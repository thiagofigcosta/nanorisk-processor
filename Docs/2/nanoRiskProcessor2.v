==> flow/design.v <==
module nanoRiskProcessor2(clk,rst,finish,plagioclasio);
	input clk, rst;
	output finish;
	output[7:0] plagioclasio;
	nanoRiskProcessor nRp(clk,rst,finish,plagioclasio);
endmodule
module nanoRiskProcessor(RealClock, Reset, Done,plagioclasio);
	integer i;
	input RealClock, Reset;
	output Done;
	output[7:0] plagioclasio;
	reg[7:0] registers[0:15];
	reg[7:0] data_memory[0:255];
	reg[7:0] inst_memory[0:255];
	reg Clock;
	reg[7:0] next;
	reg[7:0] ghost[1:0];
	reg[3:0] instruction;
	reg[3:0] R0_id,R1_id,R2_id;
	reg[7:0] Extra,Memaddr;
	assign plagioclasio = registers[13];
  assign Done = instruction==0;
	always@(posedge RealClock)
	begin
		ghost[Clock]=inst_memory[next];
		Clock=~Clock;
		next=next+1;
		if(next[0]==0)
		begin
		instruction=ghost[0][7:4];
		R0_id=ghost[0][3:0];
		R1_id=ghost[1][7:4];
		R2_id=ghost[1][3:0];
		Extra=ghost[1];
		Memaddr=registers[R1_id]+R2_id;
		case(instruction)
			4'b0000: 
			begin
				if(registers[R0_id]==0)
					next=next-2;
			end
			4'b0001: 
			begin
				if(registers[R0_id]==registers[R1_id])
					next=registers[R2_id];
			end
			4'b0010: 
			begin
				if(registers[R0_id]&registers[R1_id]>0)
				begin
					registers[R0_id]=registers[R0_id]-registers[R1_id];
					next=registers[R2_id];
				end
			end
			4'b0011: 
			begin
				if(registers[R1_id]>=8'b10000000 && registers[R2_id]>=8'b10000000 && registers[R1_id]+registers[R2_id]<8'b10000000)
					registers[1][1]=1; 
				if(registers[R1_id]<8'b10000000 && registers[R2_id]<8'b10000000 && registers[R1_id]+registers[R2_id]>=8'b10000000)
					registers[1][0]=1; 
				registers[R0_id]=registers[R1_id]+registers[R2_id];
			end
			4'b0100: 
			begin
				if(registers[R1_id]<8'b10000000 && registers[R2_id]>=8'b10000000 && registers[R1_id]-registers[R2_id]>=8'b10000000)
					registers[1][1]=1; 
				registers[R0_id]=registers[R1_id]-registers[R2_id];
			end
			4'b0101: 
			begin
				registers[R0_id]=registers[R1_id]&registers[R2_id];
			end
			4'b0110: 
			begin
				registers[R0_id]=registers[R1_id]|registers[R2_id];
			end
			4'b0111: 
			begin
				registers[R0_id]=~(registers[R1_id]|registers[R2_id]);
			end
			4'b1000: 
			begin
				if(registers[R1_id]<registers[R2_id])
					registers[R0_id]=8'b11111111;
				else
					registers[R0_id]=8'b00000000;
			end
			4'b1001: 
			begin
				registers[R0_id]=registers[R1_id]>>registers[R2_id];
			end
			4'b1010: 
			begin
				registers[R0_id]=registers[R1_id]<<registers[R2_id];
			end
			4'b1011: 
			begin
				if(inst_memory[next][7:4]==4'b0011&&inst_memory[next+1]==8'b00100000) 
				begin
					registers[inst_memory[next][3:0]]<=next+2;
					if(R0_id==0)
						next<=Extra;
					else
						next<=registers[R0_id];
				end
				else
				begin
					registers[2]<=next;
					if(R0_id==0)
						next<=Extra;
					else
						next<=registers[R0_id];
				end
			end
			4'b1100: 
			begin
				registers[R0_id]=Extra;
			end
			4'b1101: 
			begin
				registers[R0_id]=Extra;
			end
			4'b1110: 
			begin
				registers[R0_id]=data_memory[Memaddr];
			end
			4'b1111: 
			begin
				data_memory[Memaddr]=registers[R0_id];
			end
		endcase
		end
	end
	initial  
	begin
		next=0;
		ghost[0]=0;
		ghost[1]=0;
		Clock=0;
		instruction=0;
		R0_id=0;
		R1_id=0;
		R2_id=0;
		Extra=0;
		Memaddr=0;
		for(i=0;i<16;i=i+1)
			registers[i]=0;
		for(i=0;i<256;i=i+1)
			data_memory[i]=0;
		for(i=0;i<256;i=i+1)
			inst_memory[i]=0;
data_memory[0]=8'b00000001;
data_memory[1]=8'b00101100;
data_memory[2]=8'b00000000;
data_memory[3]=8'b10010110;
data_memory[4]=8'b00000010;
data_memory[5]=8'b10011010;
data_memory[6]=8'b00000001;
data_memory[7]=8'b01100101;
data_memory[8]=8'b00000000;
data_memory[9]=8'b11011100;
data_memory[10]=8'b00000001;
data_memory[11]=8'b11100000;
data_memory[12]=8'b00000001;
data_memory[13]=8'b00010100;
data_memory[14]=8'b00000010;
data_memory[15]=8'b10011010;
data_memory[16]=8'b00000001;
data_memory[17]=8'b00000010;
data_memory[18]=8'b00000010;
data_memory[19]=8'b00001000;
data_memory[20]=8'b00101000;
data_memory[21]=8'b00011010;
data_memory[22]=8'b00011100;
data_memory[23]=8'b00010000;
inst_memory[0]=8'b11000111;
inst_memory[1]=8'b00010000;
inst_memory[2]=8'b11001000;
inst_memory[3]=8'b00010100;
inst_memory[4]=8'b11100111;
inst_memory[5]=8'b01110000;
inst_memory[6]=8'b11101000;
inst_memory[7]=8'b10000000;
inst_memory[8]=8'b11010010;
inst_memory[9]=8'b10000000;
inst_memory[10]=8'b10110010;
inst_memory[11]=8'b00000000;
inst_memory[12]=8'b00110100;
inst_memory[13]=8'b00100000;
inst_memory[14]=8'b00111011;
inst_memory[15]=8'b01010000;
inst_memory[16]=8'b00111100;
inst_memory[17]=8'b01100000;
inst_memory[18]=8'b11000111;
inst_memory[19]=8'b00010001;
inst_memory[20]=8'b11001000;
inst_memory[21]=8'b00010101;
inst_memory[22]=8'b11100111;
inst_memory[23]=8'b01110000;
inst_memory[24]=8'b11101000;
inst_memory[25]=8'b10000000;
inst_memory[26]=8'b11010010;
inst_memory[27]=8'b10000000;
inst_memory[28]=8'b10110010;
inst_memory[29]=8'b00000000;
inst_memory[30]=8'b00110100;
inst_memory[31]=8'b00100000;
inst_memory[32]=8'b00111011;
inst_memory[33]=8'b01011011;
inst_memory[34]=8'b00111100;
inst_memory[35]=8'b01101100;
inst_memory[36]=8'b11000111;
inst_memory[37]=8'b00010010;
inst_memory[38]=8'b11001000;
inst_memory[39]=8'b00010110;
inst_memory[40]=8'b11100111;
inst_memory[41]=8'b01110000;
inst_memory[42]=8'b11101000;
inst_memory[43]=8'b10000000;
inst_memory[44]=8'b11010010;
inst_memory[45]=8'b10000000;
inst_memory[46]=8'b10110010;
inst_memory[47]=8'b00000000;
inst_memory[48]=8'b00110100;
inst_memory[49]=8'b00100000;
inst_memory[50]=8'b00111011;
inst_memory[51]=8'b01011011;
inst_memory[52]=8'b00111100;
inst_memory[53]=8'b01101100;
inst_memory[54]=8'b11000111;
inst_memory[55]=8'b00010011;
inst_memory[56]=8'b11001000;
inst_memory[57]=8'b00010111;
inst_memory[58]=8'b11100111;
inst_memory[59]=8'b01110000;
inst_memory[60]=8'b11101000;
inst_memory[61]=8'b10000000;
inst_memory[62]=8'b11010010;
inst_memory[63]=8'b10000000;
inst_memory[64]=8'b10110010;
inst_memory[65]=8'b00000000;
inst_memory[66]=8'b00110100;
inst_memory[67]=8'b00100000;
inst_memory[68]=8'b00111100;
inst_memory[69]=8'b01101100;
inst_memory[70]=8'b00111011;
inst_memory[71]=8'b01011011;
inst_memory[72]=8'b11010111;
inst_memory[73]=8'b00000010;
inst_memory[74]=8'b11010010;
inst_memory[75]=8'b01010000;
inst_memory[76]=8'b00100001;
inst_memory[77]=8'b01110010;
inst_memory[78]=8'b10110000;
inst_memory[79]=8'b01010100;
inst_memory[80]=8'b11010010;
inst_memory[81]=8'b00000001;
inst_memory[82]=8'b00111100;
inst_memory[83]=8'b11000010;
inst_memory[84]=8'b00110001;
inst_memory[85]=8'b00000000;
inst_memory[86]=8'b11011101;
inst_memory[87]=8'b00000000;
inst_memory[88]=8'b11001110;
inst_memory[89]=8'b00000000;
inst_memory[90]=8'b11010010;
inst_memory[91]=8'b00001000;
inst_memory[92]=8'b10000111;
inst_memory[93]=8'b11010010;
inst_memory[94]=8'b11010010;
inst_memory[95]=8'b01111010;
inst_memory[96]=8'b00010111;
inst_memory[97]=8'b00000010;
inst_memory[98]=8'b11101001;
inst_memory[99]=8'b11100000;
inst_memory[100]=8'b11101000;
inst_memory[101]=8'b11100001;
inst_memory[102]=8'b01001001;
inst_memory[103]=8'b10011100;
inst_memory[104]=8'b01001000;
inst_memory[105]=8'b10001011;
inst_memory[106]=8'b00110111;
inst_memory[107]=8'b10011000;
inst_memory[108]=8'b11010010;
inst_memory[109]=8'b01111010;
inst_memory[110]=8'b00010000;
inst_memory[111]=8'b01110010;
inst_memory[112]=8'b11010010;
inst_memory[113]=8'b00000001;
inst_memory[114]=8'b00111101;
inst_memory[115]=8'b11010010;
inst_memory[116]=8'b11010010;
inst_memory[117]=8'b00000010;
inst_memory[118]=8'b00111110;
inst_memory[119]=8'b11100010;
inst_memory[120]=8'b10110000;
inst_memory[121]=8'b01011010;
inst_memory[122]=8'b11010010;
inst_memory[123]=8'b00000001;
inst_memory[124]=8'b00111101;
inst_memory[125]=8'b11010010;
inst_memory[126]=8'b00000001;
inst_memory[127]=8'b00000000;
inst_memory[128]=8'b11010010;
inst_memory[129]=8'b00000001;
inst_memory[130]=8'b01000011;
inst_memory[131]=8'b00110010;
inst_memory[132]=8'b11111011;
inst_memory[133]=8'b00110000;
inst_memory[134]=8'b11010010;
inst_memory[135]=8'b00000001;
inst_memory[136]=8'b01000011;
inst_memory[137]=8'b00110010;
inst_memory[138]=8'b11111100;
inst_memory[139]=8'b00110000;
inst_memory[140]=8'b10001011;
inst_memory[141]=8'b01111000;
inst_memory[142]=8'b11010010;
inst_memory[143]=8'b10011000;
inst_memory[144]=8'b00011011;
inst_memory[145]=8'b00000010;
inst_memory[146]=8'b00111011;
inst_memory[147]=8'b01110000;
inst_memory[148]=8'b00111100;
inst_memory[149]=8'b10000000;
inst_memory[150]=8'b10110000;
inst_memory[151]=8'b10011100;
inst_memory[152]=8'b00111011;
inst_memory[153]=8'b10000000;
inst_memory[154]=8'b00111100;
inst_memory[155]=8'b01110000;
inst_memory[156]=8'b11010101;
inst_memory[157]=8'b00000000;
inst_memory[158]=8'b11010110;
inst_memory[159]=8'b00000000;
inst_memory[160]=8'b00110001;
inst_memory[161]=8'b00000000;
inst_memory[162]=8'b11010010;
inst_memory[163]=8'b10110100;
inst_memory[164]=8'b00011011;
inst_memory[165]=8'b00000010;
inst_memory[166]=8'b00110101;
inst_memory[167]=8'b01011100;
inst_memory[168]=8'b11010111;
inst_memory[169]=8'b00000010;
inst_memory[170]=8'b11010010;
inst_memory[171]=8'b11111111;
inst_memory[172]=8'b00111011;
inst_memory[173]=8'b10110010;
inst_memory[174]=8'b11010010;
inst_memory[175]=8'b11000010;
inst_memory[176]=8'b00100001;
inst_memory[177]=8'b01110010;
inst_memory[178]=8'b10110000;
inst_memory[179]=8'b10100000;
inst_memory[180]=8'b11101100;
inst_memory[181]=8'b00110000;
inst_memory[182]=8'b11010010;
inst_memory[183]=8'b00000001;
inst_memory[184]=8'b00110011;
inst_memory[185]=8'b00110010;
inst_memory[186]=8'b11101011;
inst_memory[187]=8'b00110000;
inst_memory[188]=8'b11010010;
inst_memory[189]=8'b00000001;
inst_memory[190]=8'b00110011;
inst_memory[191]=8'b00110010;
inst_memory[192]=8'b10110100;
inst_memory[193]=8'b00000000;
inst_memory[194]=8'b11010010;
inst_memory[195]=8'b00000001;
inst_memory[196]=8'b00110110;
inst_memory[197]=8'b01100010;
inst_memory[198]=8'b10110000;
inst_memory[199]=8'b10100000;
	end
endmodule
* Tool chain data of nanoRiskProcessor2
What the tools print for nanoRiskProcessor2, step after step.
Line numbers count from 1 in the design file above.
Library cell names are shortened.
Not given: --
- Design top :: nanoRiskProcessor2
- Clock port :: clk
- Library :: sky130hd
- Corner :: tt_025C_1v80

* Word level
Counts by Yosys on the flattened word-level netlist (proc, flatten, opt, wreduce). Print and check cells are left out. Cells with the same type and inputs are merged into one.
Yosys's memory passes give these memory sizes; they may raise the number of words (mostly to a power of two), join words into wider ones and drop unused or constant bits.
- Reduce/logical cells :: 170
- Equal/unequal tests :: 1021
- Shift operators :: 2
- Order comparisons :: 11
- Bitwise logic cells :: 8
- $add $sub $neg :: 11
- Multiplexer cells :: 371
** Operator list (number)
- 8-bit equality test with constant B :: 384
- 8-bit two-way mux :: 312
- 8-bit case mux with 71-bit select :: 3
- 8-bit by 7-bit equality test with 1-bit output with constant B :: 192
- 8-bit case mux with 12-bit select :: 16
- 8-bit case mux with 16-bit select :: 10
- 8-bit by 6-bit equality test with 1-bit output with constant B :: 97
- 8-bit by 5-bit equality test with 1-bit output with constant B :: 48
- 2-bit inequality test with constant B :: 175
- 8-bit case mux with 2-bit select :: 20
- 15-bit OR reduction :: 17
- 15-bit AND reduction :: 15
- 68-bit OR reduction :: 3
- 8-bit by 4-bit equality test with 1-bit output with constant B :: 24
- 4-bit equality test with constant B :: 40
- 8-bit case mux with 15-bit select :: 1
- 2-bit OR reduction :: 52
- 8-bit by 3-bit equality test with 1-bit output with constant B :: 12
- 4-bit OR reduction :: 21
- 4-bit by 3-bit equality test with 1-bit output with constant B :: 20
- 24-bit OR reduction :: 3
- 8-bit by 2-bit equality test with 1-bit output with constant B :: 6
- 5-bit OR reduction :: 9
- 4-bit by 2-bit equality test with 1-bit output with constant B :: 11
- 7-bit OR reduction :: 6
- 8-bit >= comparator with constant B :: 5
- 8-bit case mux with 5-bit select :: 1
- 6-bit OR reduction :: 6
Not listed: further kinds 34, cells in them 85.
- Output and inout bits :: 9
- Word-level cells :: 1619
- Input port bits :: 2
- Memories :: 1
- RAM bits :: 2048
- Register bits :: 157
** Memories
- nRp.data_memory :: words 256, bits a word 8, rd ports 1, write ports 1, line 13 : reg[7:0] data_memory[0:255];

* Logic depth
Longest topological path by Yosys (ltp), each cell counted once; first at word level (registers and memories cut), then after technology mapping (sequential cells cut; the memories' decode and read muxes count).
- Depth in word-level cells :: 25
- ABC_AREA :: 0
- Gate-level depth with buffers :: 54
- Depth with buffers taken out :: 45

* Synthesis result
Source: synth_stat.txt of the flow (Yosys; design flattened, memories mapped). It holds for the ABC_AREA given above (unset counts as 0); a run with the other value may have another netlist.
- Buffer cells :: 532
- Synthesis area :: 102923.7 um^2
- Area of sequential cells :: 65973.3 um^2
- Cells in the netlist :: 7026
- Flip-flop cells :: 2205
** Cells by type
- edfxtp_1 :: number 2181, total area 6.55E+04 um^2
- mux4_2 :: number 527, total area 1.19E+04 um^2
- nor2_1 :: number 603, total area 2.26E+03 um^2
- mux2i_1 :: number 198, total area 1.98E+03 um^2
- nand2_1 :: number 514, total area 1929.35 um^2
- a21oi_1 :: number 269, total area 1.35E+03 um^2
- clkbuf_1 :: number 344, total area 1.29E+03 um^2
- a211oi_1 :: number 166, total area 1.25E+03 um^2
- o21ai_0 :: number 232, total area 1.16E+03 um^2
- nand3_1 :: number 184, total area 920.883 um^2
- a31oi_1 :: number 129, total area 807.024 um^2
- o22ai_1 :: number 124, total area 775.744 um^2
- and2_1 :: number 103, total area 644.368 um^2
- ha_1 :: number 47, total area 588.064 um^2
- nor3_1 :: number 115, total area 575.552 um^2
- dfxtp_1 :: number 24, total area 480.461 um^2
- o211ai_1 :: number 61, total area 457.939 um^2
- buf_2 :: number 89, total area 445.427 um^2
Not listed: further types 99, cells in them 1116.
By module: a second synthesis without flattening, with its own total; a netlist apart from the flattened one above.
- Cells (unflattened synthesis) :: 6444
- Area (unflattened synthesis) :: 102047.9 um^2
Each row is one instance without its submodules.
** Modules
- nanoRiskProcessor :: cells 6444, area 102047.9 um^2, sequential area 65973.3 um^2, instances 1
- nanoRiskProcessor2 :: cells 0, area 0.0 um^2, sequential area 0.0 um^2, instances 1

* Timing after synthesis
Path of least setup slack by OpenSTA after synthesis, without wires, with an ideal clock, recovery checks aside; 20% of the period is set as input and as output delay. Where synthesis merged equal registers, the netlist keeps one of their names.
- Path kind :: register to register
- From :: register nRp.next[0]
- To :: register nRp.next[6]
- Launch time at the first pin :: 0.000 ns
- Slack :: 1.524 ns
- Delay of the path :: 15.276 ns
- Required time :: 16.667 ns
- Clock period :: 16.8 ns
- Arrival :: 15.143 ns
- Setup time :: 0.133 ns
- Stages on the path :: 35
- Buffers on the path :: 6
- Synthesis period reached :: 15.276 ns
"delay of the path" = arrival - input delay + setup time.
"stages on the path": output pins that drive a net of the path, with the launching flip-flop's if there is one; two outputs of one cell count as two.
"synthesis period reached" is the clock period less the worst setup slack; recovery checks do not enter. This is arithmetic on one report: input and output delays are still those of the set period (20% each).
Between the ends stands the longest chain of elaborated cells between them, by number of cells; it is not shown to be the way that was timed. Of several equally long chains one is given.
A line is the first line of the expression or statement that the cell stems from. Yosys adds cells for indexed reads and writes and turns some case tables into memories.
A register here has more assigning lines than the two given.
- Cell sequence :: dfxtp_1 -> clkbuf_1 -> clkinv_1 -> ha_1 -> clkbuf_1 -> nand3b_1 -> buf_2 -> nor2_1 -> or4_1 -> or4b_1 -> or3_1 -> mux2i_1 -> clkbuf_1 -> clkbuf_1 -> a31oi_1 -> a31o_2 -> o2111ai_1 -> inv_1 -> a21oi_1 -> ha_1 -> nand2_1 -> nand2_1 -> a21oi_1 -> o21bai_1 -> a21oi_1 -> xnor2_1 -> clkbuf_1 -> mux2i_1 -> o22ai_1 -> or4_1 -> a31oi_1 -> a221oi_1 -> nor3_1 -> and3b_1 -> o22ai_1
- Cells in the longest elaborated chain :: 20
- Elaborated cells on any way between the ends :: 429
- Those cells by class :: add/sub: 3; compare: 1; eq/ne: 316; mux: 46; logic: 1; reduce/logical: 62
** RTL lines, path post-synthesis
- start: declaration :: line 16 : reg[7:0] next;
- start: assignment :: line 27 : next=next+1;
- start: assignment :: line 40 : next=next-2;
- 8-bit by 4-bit equality test with 1-bit output :: line 25 : ghost[Clock]=inst_memory[next];
- 68-bit OR reduction
- 8-bit case mux with 71-bit select :: line 25
- 8-bit case mux with 2-bit select :: line 25
- 4-bit equality test :: line 49 : if(registers[R0_id]&registers[R1_id]>0)
- 8-bit case mux with 16-bit select :: line 49
- 8-bit two-way mux :: line 36 : case(instruction)
- (+6 left out)
- 8-bit two-way mux :: line 28 : if(next[0]==0)
- 8-bit subtractor :: line 51 : registers[R0_id]=registers[R0_id]-registers[R1_id];
- 8-bit case mux with 2-bit select :: line 51
- 8-bit case mux with 16-bit select :: line 52 : next=registers[R2_id];
- 8-bit two-way mux :: line 49
- 8-bit case mux with 5-bit select :: line 36
- 8-bit two-way mux :: line 28
- end: assignment :: line 27
- end: assignment :: line 40
- end: declaration :: line 16

* Worst path after layout
Path of least setup slack in the final report of stored run 1 (OpenROAD, finished layout, wires in). Where an end is a register, its clock arrival counts in the times.
- Path kind :: register to register
- From :: register nRp.next[0]
- To :: register nRp.registers[12][2]
- Setup time :: 0.28 ns
- Slack :: -1.58 ns
- Launch time at the first pin :: 0.89 ns
- Arrival :: 19.05 ns
- Buffers on the path :: 19
- Clock period :: 16.9 ns
- Required time :: 17.48 ns
- Stages on the path :: 44
Between the ends stands the longest chain of elaborated cells between them, by number of cells; it is not shown to be the way that was timed. Of several equally long chains one is given.
A register here has more assigning lines than the two given.
Where a signal picks the word or bit written, the line may be left out of the assigning lines.
The path ends at the data pin of a flip-flop with enable; ways to the enable are not counted.
- Cell sequence :: dfxtp_1 -> clkbuf_1 -> clkinv_1 -> ha_1 -> clkbuf_1 -> clkbuf_1 -> o41ai_1 -> o21ai_0 -> a2111oi_0 -> nand4b_1 -> nor3_1 -> nand3_2 -> a31o_1 -> buf_4 -> inv_4 -> buf_4 -> buf_6 -> buf_2 -> (+8 left out) -> buf_2 -> clkbuf_2 -> buf_16 -> clkbuf_1 -> clkbuf_2 -> buf_12 -> clkbuf_2 -> buf_12 -> clkbuf_2 -> mux4_2 -> nand2_1 -> a31oi_1 -> mux2i_1 -> mux2i_1 -> o22ai_1 -> o21ba_2 -> clkbuf_1 -> o21ai_0
- Cells in the longest elaborated chain :: 25
- Elaborated cells on any way between the ends :: 1081
- Those cells by class :: add/sub: 10; compare: 11; eq/ne: 826; shift: 2; mux: 96; logic: 5; reduce/logical: 130; memory: 1
** RTL lines, path after layout
- start: declaration :: line 16 : reg[7:0] next;
- start: assignment :: line 27 : next=next+1;
- start: assignment :: line 40 : next=next-2;
- 8-bit by 4-bit equality test with 1-bit output :: line 25 : ghost[Clock]=inst_memory[next];
- 68-bit OR reduction
- 8-bit case mux with 71-bit select :: line 25
- 8-bit case mux with 2-bit select :: line 25
- 4-bit equality test :: line 57 : if(registers[R1_id]>=8'b10000000 && registers[R2_id]>=8'b10000000 && registers[R1_id]+registers[R2_id]<8'b1000 ...
- 8-bit case mux with 16-bit select :: line 57
- 8-bit two-way mux :: line 36 : case(instruction)
- (+11 left out)
- 1-bit two-way mux :: line 59 : if(registers[R1_id]<8'b10000000 && registers[R2_id]<8'b10000000 && registers[R1_id]+registers[R2_id]>=8'b10000 ...
- 8-bit case mux with 16-bit select :: line 61 : registers[R0_id]=registers[R1_id]+registers[R2_id];
- 8-bit two-way mux :: line 36
- 8-bit two-way mux :: line 28 : if(next[0]==0)
- 8-bit adder :: line 61
- 8-bit two-way mux :: line 61
- 8-bit case mux with 12-bit select :: line 36
- end: assignment :: line 51 : registers[R0_id]=registers[R0_id]-registers[R1_id];
- end: assignment :: line 61
- end: declaration :: line 12 : reg[7:0] registers[0:15];

Record of 2 stored runs of the RTL-to-layout flow on nanoRiskProcessor2, platform sky130hd. The runs are unordered. Constraints: input delay and output delay 20% of the set period each, output load 0.01 pF.
By "achieved clock period" is meant the clock period of the run minus its worst setup slack. This is arithmetic on one report: input and output delays are still those of the set period (20% each).
"allowed time less slack (worst setup path)": the worst setup path's part of the clock period (all of it between registers, 20% less for each end at a port) less its slack. A launch clock that arrives late makes it longer, a capture clock that arrives late makes it shorter.
"overall power": no workload was simulated; the value follows from the tool's default switching activity.

** Stored run 1
- Settings :: period_ns=16.9; CORE_UTILIZATION=39; SETUP_SLACK_MARGIN=-1.59; PLACE_DENSITY_LB_ADDON=0.08; CORE_ASPECT_RATIO=1.22; TNS_END_PERCENT=30; ABC_AREA=0; GPL_TIMING_DRIVEN=0; GPL_ROUTABILITY_DRIVEN=1; CAP_MARGIN=10; MAX_ROUTING_LAYER=met5; CORE_MARGIN=2; SLEW_MARGIN=20
- Allowed time less slack (worst setup path) :: 18.48 ns
- Class of the worst setup path :: register to register
- Sum of negative setup slack :: -1,105.930 ns
- Worst hold slack in the final report :: 0.622 ns
- Worst setup slack after layout :: -1.578 ns
- Utilization :: 0.455
- Overall power :: 0.01093 W
- Die area :: 268,053.0 um^2
- Achieved clock period :: 18.478 ns
- Cell area after synthesis :: 102,923.7 um^2

** Stored run 2
- Settings :: period_ns=11.5; CORE_UTILIZATION=21; SETUP_SLACK_MARGIN=2.78; PLACE_DENSITY_LB_ADDON=0.15; HOLD_SLACK_MARGIN=0.28; CELL_PAD_IN_SITES_DETAIL_PLACEMENT=2; CTS_CLUSTER_SIZE=29; CAP_MARGIN=0; MIN_ROUTING_LAYER=met2; CORE_MARGIN=2; SLEW_MARGIN=20
- Overall power :: 0.016876 W
- Worst setup slack after layout :: 1.329 ns
- Cell area after synthesis :: 102,923.7 um^2
- Allowed time less slack (worst setup path) :: 10.17 ns
- Class of the worst setup path :: register to register
- Utilization :: 0.267
- Die area :: 495,729.0 um^2
- Sum of negative setup slack :: 0.000 ns
- Achieved clock period :: 10.171 ns
- Worst hold slack in the final report :: 0.682 ns
