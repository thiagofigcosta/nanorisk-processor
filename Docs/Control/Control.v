==> flow/design.v <==
module nR_Control(clk,inst,tmpwr,hlt,jmp,brc,rgw,ioc,rgr,alo,ala);
	input clk;
	input[3:0]inst;
	output reg tmpwr,hlt,jmp,brc,rgr,ala;
	output reg[1:0] rgw;
	output reg[3:0] ioc,alo;
	initial 
	begin 
		tmpwr<=0;
		hlt<=1;
		jmp<=0;
		brc<=0;
		rgw<=0;
		ioc<=0;
		rgr<=0;
		alo<=0;
		ala<=0;
	end
	always @ (posedge clk) begin
		case (inst)
		  4'b0000: begin 
		  	hlt<=0;
			jmp<=0;
			brc<=0;
			ioc<=4'b0100;
			rgr<=0;
			end
		  4'b0001: begin 
		  	hlt<=1;
			jmp<=0;
			brc<=1;
			ioc<=4'b0100;
			rgr<=0;
			alo<=4'b0001;
			ala<=0;
			end
		  4'b0010: begin 
		  	tmpwr<=1;
			hlt<=1;
			jmp<=0;
			brc<=1;
			rgw<=2'b00;
			ioc<=4'b1100;
			rgr<=0;
			alo<=4'b0010;
			ala<=0;
			end
		  4'b0011: begin 
		  	tmpwr<=1;
			hlt<=1;
			jmp<=0;
			brc<=0;
			rgw<=2'b00;
			ioc<=4'b1100;
			rgr<=1;
			alo<=4'b0000;
			ala<=0;
			end
		  4'b0100: begin 
		  	tmpwr<=1;
			hlt<=1;
			jmp<=0;
			brc<=0;
			rgw<=2'b00;
			ioc<=4'b1100;
			rgr<=1;
			alo<=4'b0001;
			ala<=0;
			end
		  4'b0101: begin 
		  	tmpwr<=1;
			hlt<=1;
			jmp<=0;
			brc<=0;
			rgw<=2'b00;
			ioc<=4'b1100;
			rgr<=1;
			alo<=4'b0011;
			ala<=0;
			end
		  4'b0110: begin 
		  	tmpwr<=1;
			hlt<=1;
			jmp<=0;
			brc<=0;
			rgw<=2'b00;
			ioc<=4'b1100;
			rgr<=1;
			alo<=4'b0100;
			ala<=0;
			end
		  4'b0111: begin 
		  	tmpwr<=0;
			hlt<=1;
			jmp<=0;
			brc<=0;
			rgw<=2'b00;
			ioc<=4'b1100;
			rgr<=0;
			alo<=4'b0101;
			ala<=0;
			end
		  4'b1000: begin 
		  	tmpwr<=1;
			hlt<=1;
			jmp<=0;
			brc<=0;
			rgw<=2'b00;
			ioc<=4'b1100;
			rgr<=1;
			alo<=4'b0110;
			ala<=0;
			end
		  4'b1001: begin 
		  	tmpwr<=1;
			hlt<=1;
			jmp<=0;
			brc<=0;
			rgw<=2'b00;
			ioc<=4'b1100;
			rgr<=1;
			alo<=4'b1000;
			ala<=0;
			end
		  4'b1010: begin 
		  	tmpwr<=1;
			hlt<=1;
			jmp<=0;
			brc<=0;
			rgw<=2'b00;
			ioc<=4'b1100;
			rgr<=1;
			alo<=4'b0111;
			ala<=0;
			end
		  4'b1011: begin 
		  	tmpwr<=0;
			hlt<=1;
			jmp<=1;
			brc<=0;
			rgw<=2'b01;
			ioc<=4'b1100;
			rgr<=0;
			end
		  4'b1100: begin 
		  	tmpwr<=1;
			hlt<=1;
			jmp<=0;
			brc<=0;
			rgw<=2'b11;
			ioc<=4'b1000;
			end
		  4'b1101: begin 
		  	tmpwr<=1;
			hlt<=1;
			jmp<=0;
			brc<=0;
			rgw<=2'b11;
			ioc<=4'b1000;
			end
		  4'b1110: begin 
		  	tmpwr<=1;
			hlt<=1;
			jmp<=0;
			brc<=0;
			rgw<=2'b10;
			ioc<=4'b1101;
			rgr<=0;
			alo<=4'b0000;
			ala<=1;
			end
		  4'b1111: begin 
			hlt<=1;
			jmp<=0;
			brc<=0;
			ioc<=4'b0110;
			rgr<=0;
			alo<=4'b0000;
			ala<=1;
			end
		endcase
	end
endmodule
Tool chain data of nR_Control
Tool output for the design above, in the order of the flow. Line numbers count from 1 in the design file above. A cell with n/a has no value.

Top module: nR_Control. Clock port: clk. Library: sky130hd. Corner: tt_025C_1v80.

Word-level counts
Source: Yosys, flattened and elaborated, memories not mapped. Widths are those after wreduce. Registers that Yosys merges into a memory's read port (data or address) are not register bits. Print and check cells do not count. Equal cells are merged and count once.

The figure for bits in registers is 16. The figure for bits in latches is 0. For RAM bits the number is 0. The entry for memory bits (read-only) reads 0. Under word width x clocked read ports stands 0. For memories kept the number is 0. Input port bits: 5. The figure for output and inout bits is 16. For elaborated cells the number is 55.

The entry for $add $sub $neg reads 0. The figure for $mul is 0. Divide/modulo/power cells: 0. The figure for $lt $le $gt $ge is 0. Equal/unequal tests: 15. Under shift-type cells stands 0. The figure for multiplexer cells is 9. The entry for bitwise operators reads 0. Reduce/logical cells: 22.

Operators with widths (number): case mux 4 bit (select 9 bit) (1); == test 4 bit (second input constant) (8); OR reduction 15 bit (2); OR reduction 10 bit (2); case mux 4 bit (select 5 bit) (1); == test 4 x 3 -> 1 bit (second input constant) (4); OR reduction 14 bit (1); OR reduction 7 bit (2); OR reduction 2 bit (6); case mux 1 bit (select 2 bit) (6); OR reduction 11 bit (1); nonzero test 9 bit (1); OR reduction 9 bit (1); == test 4 x 2 -> 1 bit (second input constant) (2); case mux 2 bit (select 4 bit) (1); nonzero test 2 bit (3); == test 4 x 1 -> 1 bit (second input constant) (1); logical NOT 4 bit (1); nonzero test 4 bit (1); OR reduction 3 bit (1).

Longest topological paths
Yosys ltp: most cells in a row. Word level: on the elaborated netlist, between registers, memories and ports. Mapped: between sequential cells and ports; inverters and the memories' decode and read muxes count.

Depth in word-level cells: 3. The entry for ABC_AREA reads 0. The entry for mapped depth reads 6. The figure for depth with buffers taken out is 5.

After synthesis
Source: synth_stat.txt of the flow (Yosys; design flattened, memories mapped). It holds for the ABC_AREA given above (unset counts as 0); a run with the other value may have another netlist. Totals and module areas in this step are rounded.

Cell types: sky130_fd_sc_hd__edfxtp_1 (number 9, area in all 270.259 um^2); sky130_fd_sc_hd__dfxtp_1 (number 7, area in all 140.134 um^2); sky130_fd_sc_hd__ha_1 (number 5, area in all 62.56 um^2); sky130_fd_sc_hd__nand3b_1 (number 4, area in all 30.029 um^2); sky130_fd_sc_hd__o21ai_0 (number 6, area in all 30.029 um^2); sky130_fd_sc_hd__nand2_1 (number 7, area in all 26.275 um^2); sky130_fd_sc_hd__inv_1 (number 5, area in all 18.768 um^2); sky130_fd_sc_hd__a211oi_1 (number 2, area in all 15.014 um^2); sky130_fd_sc_hd__a21boi_0 (number 2, area in all 15.014 um^2); sky130_fd_sc_hd__buf_2 (number 3, area in all 15.014 um^2); sky130_fd_sc_hd__buf_4 (number 2, area in all 15.014 um^2); sky130_fd_sc_hd__nor2_1 (number 4, area in all 15.014 um^2); sky130_fd_sc_hd__o22ai_2 (number 1, area in all 12.512 um^2); sky130_fd_sc_hd__mux2i_1 (number 1, area in all 10.01 um^2); sky130_fd_sc_hd__nor3_1 (number 2, area in all 10.01 um^2); sky130_fd_sc_hd__o32a_1 (number 1, area in all 10.01 um^2); sky130_fd_sc_hd__a21oi_2 (number 1, area in all 8.758 um^2); sky130_fd_sc_hd__o221ai_1 (number 1, area in all 8.758 um^2).

Other cell types: 11; their cells: 11.

The entry for mapped cells reads 74. Cell area after synthesis: 786 um^2. The entry for area of sequential cells reads 410 um^2. Mapped flip-flops: 16.

Timing after synthesis
OpenSTA on the mapped netlist: ideal clock, no wires. The path of least setup slack (recovery checks aside). Input and output delay are each 20% of the period. Register names are those of the netlist, which keeps one name where synthesis merged equal registers.

Path type: input to register. Start point: input inst[2]. End point: register alo[0]. For period the number is 1.67 ns. The figure for library setup time is 0.361 ns. For time at the first pin the number is 0.334 ns. Under arrival time stands 1.216 ns. The entry for required time reads 1.309 ns. The entry for slack reads 0.093 ns. Under delay of the path stands 1.243 ns. For stages on the path the number is 5. Under path buffers stands 1. For period reached after synthesis the number is 1.577 ns.

"delay of the path" is the arrival time less input delay plus setup time. "stages on the path": output pins that drive a net of the path, with the launching flip-flop's if there is one; two outputs of one cell count as two. "period reached after synthesis" = period - worst setup slack (recovery checks aside). The figure is calculated, with input and output delays left at 20% of the set period. The rows between start and end are the longest chain of elaborated cells between them; the timing report does not say that the signal goes this way. Where chains are equally long, one stands for them. A line is the first line of the expression or statement that the cell stems from. Yosys adds cells for indexed reads and writes and turns some case tables into memories. A register here has more assigning lines than the two given. Only ways into the end's enable, where the timed path ends, are counted here.

Path through: sky130_fd_sc_hd__inv_1 > sky130_fd_sc_hd__ha_1 > sky130_fd_sc_hd__buf_2 > sky130_fd_sc_hd__a211oi_1 > sky130_fd_sc_hd__o21ai_0. For length of the longest elaborated chain the number is 3. The entry for elaborated cells on any way between the ends reads 15. RTL lines with such cells: 1. Those cells by class: 12 x eq/ne; 3 x reduce/logical.

Ends and longest elaborated chain, after synthesis: start: declaration (RTL line 3) `input[3:0]inst;`; == test 4 x 3 -> 1 bit (RTL line 20) `case (inst)`; OR reduction 2 bit; nonzero test 9 bit; end: assignment (RTL line 34) `alo<=4'b0001;`; end: assignment (RTL line 45) `alo<=4'b0010;`; end: declaration (RTL line 6) `output reg[3:0] ioc,alo;`.

Data sheet: physical implementation of nR_Control

2 stored runs of nR_Control in the flow (synthesis by Yosys, layout by OpenROAD, sky130hd cells), in arbitrary order. Constraints: input delay and output delay 20% of the set period each, output load 0.01 pF.

Job 1 has these settings: period_ns 1.02; CORE_UTILIZATION 47; SETUP_SLACK_MARGIN 0.23; PLACE_DENSITY_LB_ADDON 0.09; CORE_ASPECT_RATIO 1.26; CELL_PAD_IN_SITES_DETAIL_PLACEMENT 2; GPL_ROUTABILITY_DRIVEN 0; MAX_ROUTING_LAYER met5; CAP_MARGIN 20; CORE_MARGIN 2; SLEW_MARGIN 20. Outcome: incomplete, placement halted on DPL-0033.

Job 2 has these settings: period_ns 1.66; CORE_UTILIZATION 65; CAP_MARGIN 20; CORE_MARGIN 2; SLEW_MARGIN 20. Outcome: incomplete, placement halted on DPL-0033.
